==> flow/design.v <==
module pwm_detector #(
	parameter integer 	CLK_FREQUENCY_HZ = 100000000)
	(				
	input 					clk,			 
	input 			 		reset,			 
	input 					pwm_signal,			 
	output reg	[31:0]		high_count,		 
	output reg	[31:0]		low_count);		 
	reg			[31:0]		hcount,lcount;			 
	reg 					prev_pwm; 		 
	always@(posedge clk) begin
		if (reset) begin					 
			lcount <= 32'b0;
			hcount <= 32'b0;					 
			high_count <= 32'b0;			 
			low_count <= 32'b0;				 
			prev_pwm <= 1'b0;				 
		end
		else 
		begin
		    if (prev_pwm && pwm_signal) begin 		 
				hcount <= hcount + 1; 		 
			end  
			else if(prev_pwm == 0 && pwm_signal == 0)
			begin
			     lcount <= lcount + 1;
			     if(lcount == 32'h00FFFFF)
			     begin
			         low_count <= 32'b0;
			         high_count <= 32'b0;
			     end
			end
			else if (prev_pwm == 0 && pwm_signal == 1)
			begin
			     high_count <= hcount;
			     low_count <= lcount;
			     hcount <= 1;
			end
			else if (prev_pwm == 1 && pwm_signal == 0)
			begin
			     lcount <= 1;
			end
		     prev_pwm <= pwm_signal;
		end
	end
endmodule
### From RTL to reports: pwm_detector

The steps from the RTL of pwm_detector to its reports follow in flow order.
Lines are those of the file above, counted from 1.
Library cell names are shortened.
A cell with n/a has no value.

| inputs | value |
|---|---|
| top | pwm_detector |
| clock port | clk |
| library | sky130hd |
| corner | tt_025C_1v80 |

### After elaboration

Yosys after proc, flatten, opt, wreduce and memory -nomap, before mapping. Memory bits, and registers merged into a memory's read port (data or address), are not among the register bits. Print and check cells are not counted. Equal cells are merged and count once.

| storage and ports | value |
|---|---|
| register bits after elaboration | 129 |
| bits of input ports | 3 |
| cells after elaboration | 35 |

| operators by class | value |
|---|---|
| add/subtract/negate cells | 2 |
| eq/ne operators | 4 |
| muxes and demuxes | 11 |
| bitwise operators | 3 |
| reduce/logical cells | 10 |

Operators by type and width:

| cell | number |
|---|---|
| 32-bit two-way mux | 11 |
| 32-bit by 1-bit adder with 32-bit output (second input constant) | 2 |
| 32-bit by 20-bit equality test with 1-bit output (second input constant) | 1 |
| 2-bit nonzero test | 3 |
| 3-bit AND reduction | 2 |
| 1-bit logical AND | 4 |
| 2-bit inequality test (second input constant) | 2 |
| 1-bit NOT | 3 |
| 2-bit by 1-bit inequality test with 1-bit output (second input constant) | 1 |
| 2-bit AND reduction | 1 |

### Logic depth

Depth = most cells in a row (Yosys ltp): at word level without a register or memory, in the mapped netlist without a sequential cell, where the memories' decode and read muxes count.

| depth | value |
|---|---|
| word-level depth | 5 |
| ABC_AREA | 0 |
| gate-level depth with buffers | 8 |
| depth with buffers taken out | 5 |

### After synthesis

The flow's flattened synthesis, as Yosys stat reports it; memories are mapped. The netlist is that of the ABC_AREA named above (0 if unset); the other value can give another one.
Totals and module areas in this step are rounded.

| synthesis totals | value |
|---|---|
| cell count | 602 |
| synthesis area | 0.00555 mm² |
| sequential area | 0.00258 mm² |
| flip-flops | 129 |
| buffer cells | 56 |

Cells by type:

| type | number | area in all (µm²) |
|---|---|---|
| dfxtp_1 | 129 | 2.58E+03 |
| a22o_1 | 62 | 543.021 |
| nand4_1 | 28 | 175.168 |
| a21oi_1 | 32 | 160.154 |
| nand2_1 | 41 | 153.898 |
| nor2_1 | 37 | 138.883 |
| clkbuf_1 | 31 | 116.362 |
| nand3_1 | 23 | 115.11 |
| and4_1 | 13 | 113.859 |
| or4_1 | 13 | 97.594 |
| o21ai_0 | 19 | 95.091 |
| xor2_1 | 10 | 87.584 |
| o31ai_1 | 11 | 82.579 |
| nor4_1 | 13 | 81.328 |
| o311ai_0 | 9 | 78.826 |
| a31oi_1 | 12 | 75.072 |
| buf_2 | 15 | 75.072 |
| mux2i_1 | 6 | 60.058 |

Other cell types: 37; their cells: 98.

### Worst setup path after synthesis

Path of least setup slack by OpenSTA after synthesis, without wires, with an ideal clock, recovery checks aside; 20% of the period is set as input and as output delay. Where synthesis merged equal registers, the netlist keeps one of their names.

| timing after synthesis | value |
|---|---|
| path kind | register to register |
| from | register lcount[0] |
| to | register low_count[17] |
| clock period | 2280 ps |
| library setup time | 117 ps |
| time at the first pin | 0 ps |
| arrival | 1815 ps |
| path slack | 348 ps |
| delay of the path | 1932 ps |
| stages | 9 |
| buffers on the path | 3 |
| period reached after synthesis | 1932 ps |

"delay of the path" is the arrival time less input delay plus setup time.
"stages" counts driving pins, that of a launching flip-flop among them; a cell with two outputs on the path counts twice.
"period reached after synthesis" is the clock period less the worst setup slack; recovery checks do not enter. This is arithmetic on one report: input and output delays are still those of the set period (20% each).
Between the ends stands the longest chain of elaborated cells between them, by number of cells; it is not shown to be the way that was timed. Of several equally long chains one is given.
A line is the first line of the expression or statement that the cell stems from. Yosys adds cells for indexed reads and writes and turns some case tables into memories.
At most two assigning lines are given for a register; there are more.

| on the way, after synthesis | value |
|---|---|
| path through | dfxtp_1 ha_1 and4_1 buf_2 and3_1 buf_2 a31oi_2 buf_2 a22o_2 |
| length of the longest elaborated chain | 3 |
| elaborated cells on any way between the ends | 5 |
| RTL lines with such cells | 2 |
| classes of those cells | eq/ne (2); mux (2); reduce/logical (1) |

Ends and longest elaborated chain, after synthesis:

| element | RTL line | source |
|---|---|---|
| start: declaration | 9 | `reg [31:0] hcount,lcount;` |
| start: assignment | 13 | `lcount <= 32'b0;` |
| start: assignment | 26 | `lcount <= lcount + 1;` |
| 32-bit by 20-bit equality test with 1-bit output | 27 | `if(lcount == 32'h00FFFFF)` |
| 32-bit two-way mux | 27 |  |
| 32-bit two-way mux | 24 | `else if(prev_pwm == 0 && pwm_signal == 0)` |
| end: assignment | 29 | `low_count <= 32'b0;` |
| end: assignment | 36 | `low_count <= lcount;` |
| end: declaration | 8 | `output reg [31:0] low_count);` |

### Path in the finished layout

Path of least setup slack in the final report of run A (OpenROAD, finished layout, wires in). Where an end is a register, its clock arrival counts in the times.
The path's times are printed in steps of 10 ps; the period is the one set.

| timing post-layout | value |
|---|---|
| path kind | register to register |
| from | register lcount[0] |
| to | register lcount[24] |
| clock period | 3020 ps |
| library setup time | 70 ps |
| time at the first pin | 420 ps |
| arrival | 2610 ps |
| path slack | 740 ps |
| stages | 6 |
| buffers on the path | 0 |

Between the ends stands the longest chain of elaborated cells between them, by number of cells; it is not shown to be the way that was timed. Of several equally long chains one is given.
At most two assigning lines are given for a register; there are more.

| on the way, post-layout | value |
|---|---|
| path through | dfxtp_1 ha_1 and4_1 nand3_1 or4b_1 a31oi_1 |
| length of the longest elaborated chain | 2 |
| elaborated cells on any way between the ends | 2 |
| RTL lines with such cells | 2 |
| classes of those cells | add/sub (1); mux (1) |

Ends and longest elaborated chain, post-layout:

| element | RTL line | source |
|---|---|---|
| start: declaration | 9 | `reg [31:0] hcount,lcount;` |
| start: assignment | 13 | `lcount <= 32'b0;` |
| start: assignment | 26 | `lcount <= lcount + 1;` |
| 32-bit by 1-bit adder with 32-bit output | 26 |  |
| 32-bit two-way mux | 24 | `else if(prev_pwm == 0 && pwm_signal == 0)` |
| end: assignment | 13 |  |
| end: assignment | 26 |  |
| end: declaration | 9 |  |

Subject: flow runs of pwm_detector

Hi,

Design pwm_detector on sky130hd. What follows are 2 stored runs of the flow, each under its own settings; their order means nothing. The constraints put input and output delay at 20% of the set period each and load the outputs with 0.01 pF.
"allowed time less slack (worst setup path)" means the part of the period allowed to the worst setup path (the constraints hold back 20% at inputs and 20% at outputs) less its slack; where the path has registers, the arrival times of their clocks count too.
"allowed time less slack (worst setup path)" is known to 10 ps.
Results are given in rounded form.
Settings: . = not set for that run.

| run | period_ns | CORE_UTILIZATION | PLACE_DENSITY_LB_ADDON | CORE_MARGIN | CELL_PAD_IN_SITES_GLOBAL_PLACEMENT | GPL_ROUTABILITY_DRIVEN | CTS_CLUSTER_SIZE | CTS_CLUSTER_DIAMETER | MIN_ROUTING_LAYER | CAP_MARGIN | SLEW_MARGIN | allowed time less slack (worst setup path) (ps) | critical path type | setup slack of the critical path (ps) | chip area in the Yosys report (mm²) | standard-cell area after layout (mm²) | total negative slack on setup checks (ps) | worst hold slack (ps) | area inside the die boundary (mm²) |
|---|---|---|---|---|---|---|---|---|---|---|---|---|---|---|---|---|---|---|---|
| run A | 3.02 | 33 | 0.03 | 2 | 3 | 0 | 31 | 118 | met1 | 20 | 20 | 2280 | register to register | 741 | 0.00555 | 0.007 | 0 | 470 | 0.0179 |
| run B | 2.63 | 40 | . | 2 | . | . | . | . | . | 20 | 20 | 2260 | register to register | 370 | 0.00555 | 0.007 | 0 | 469 | 0.0148 |

Regards
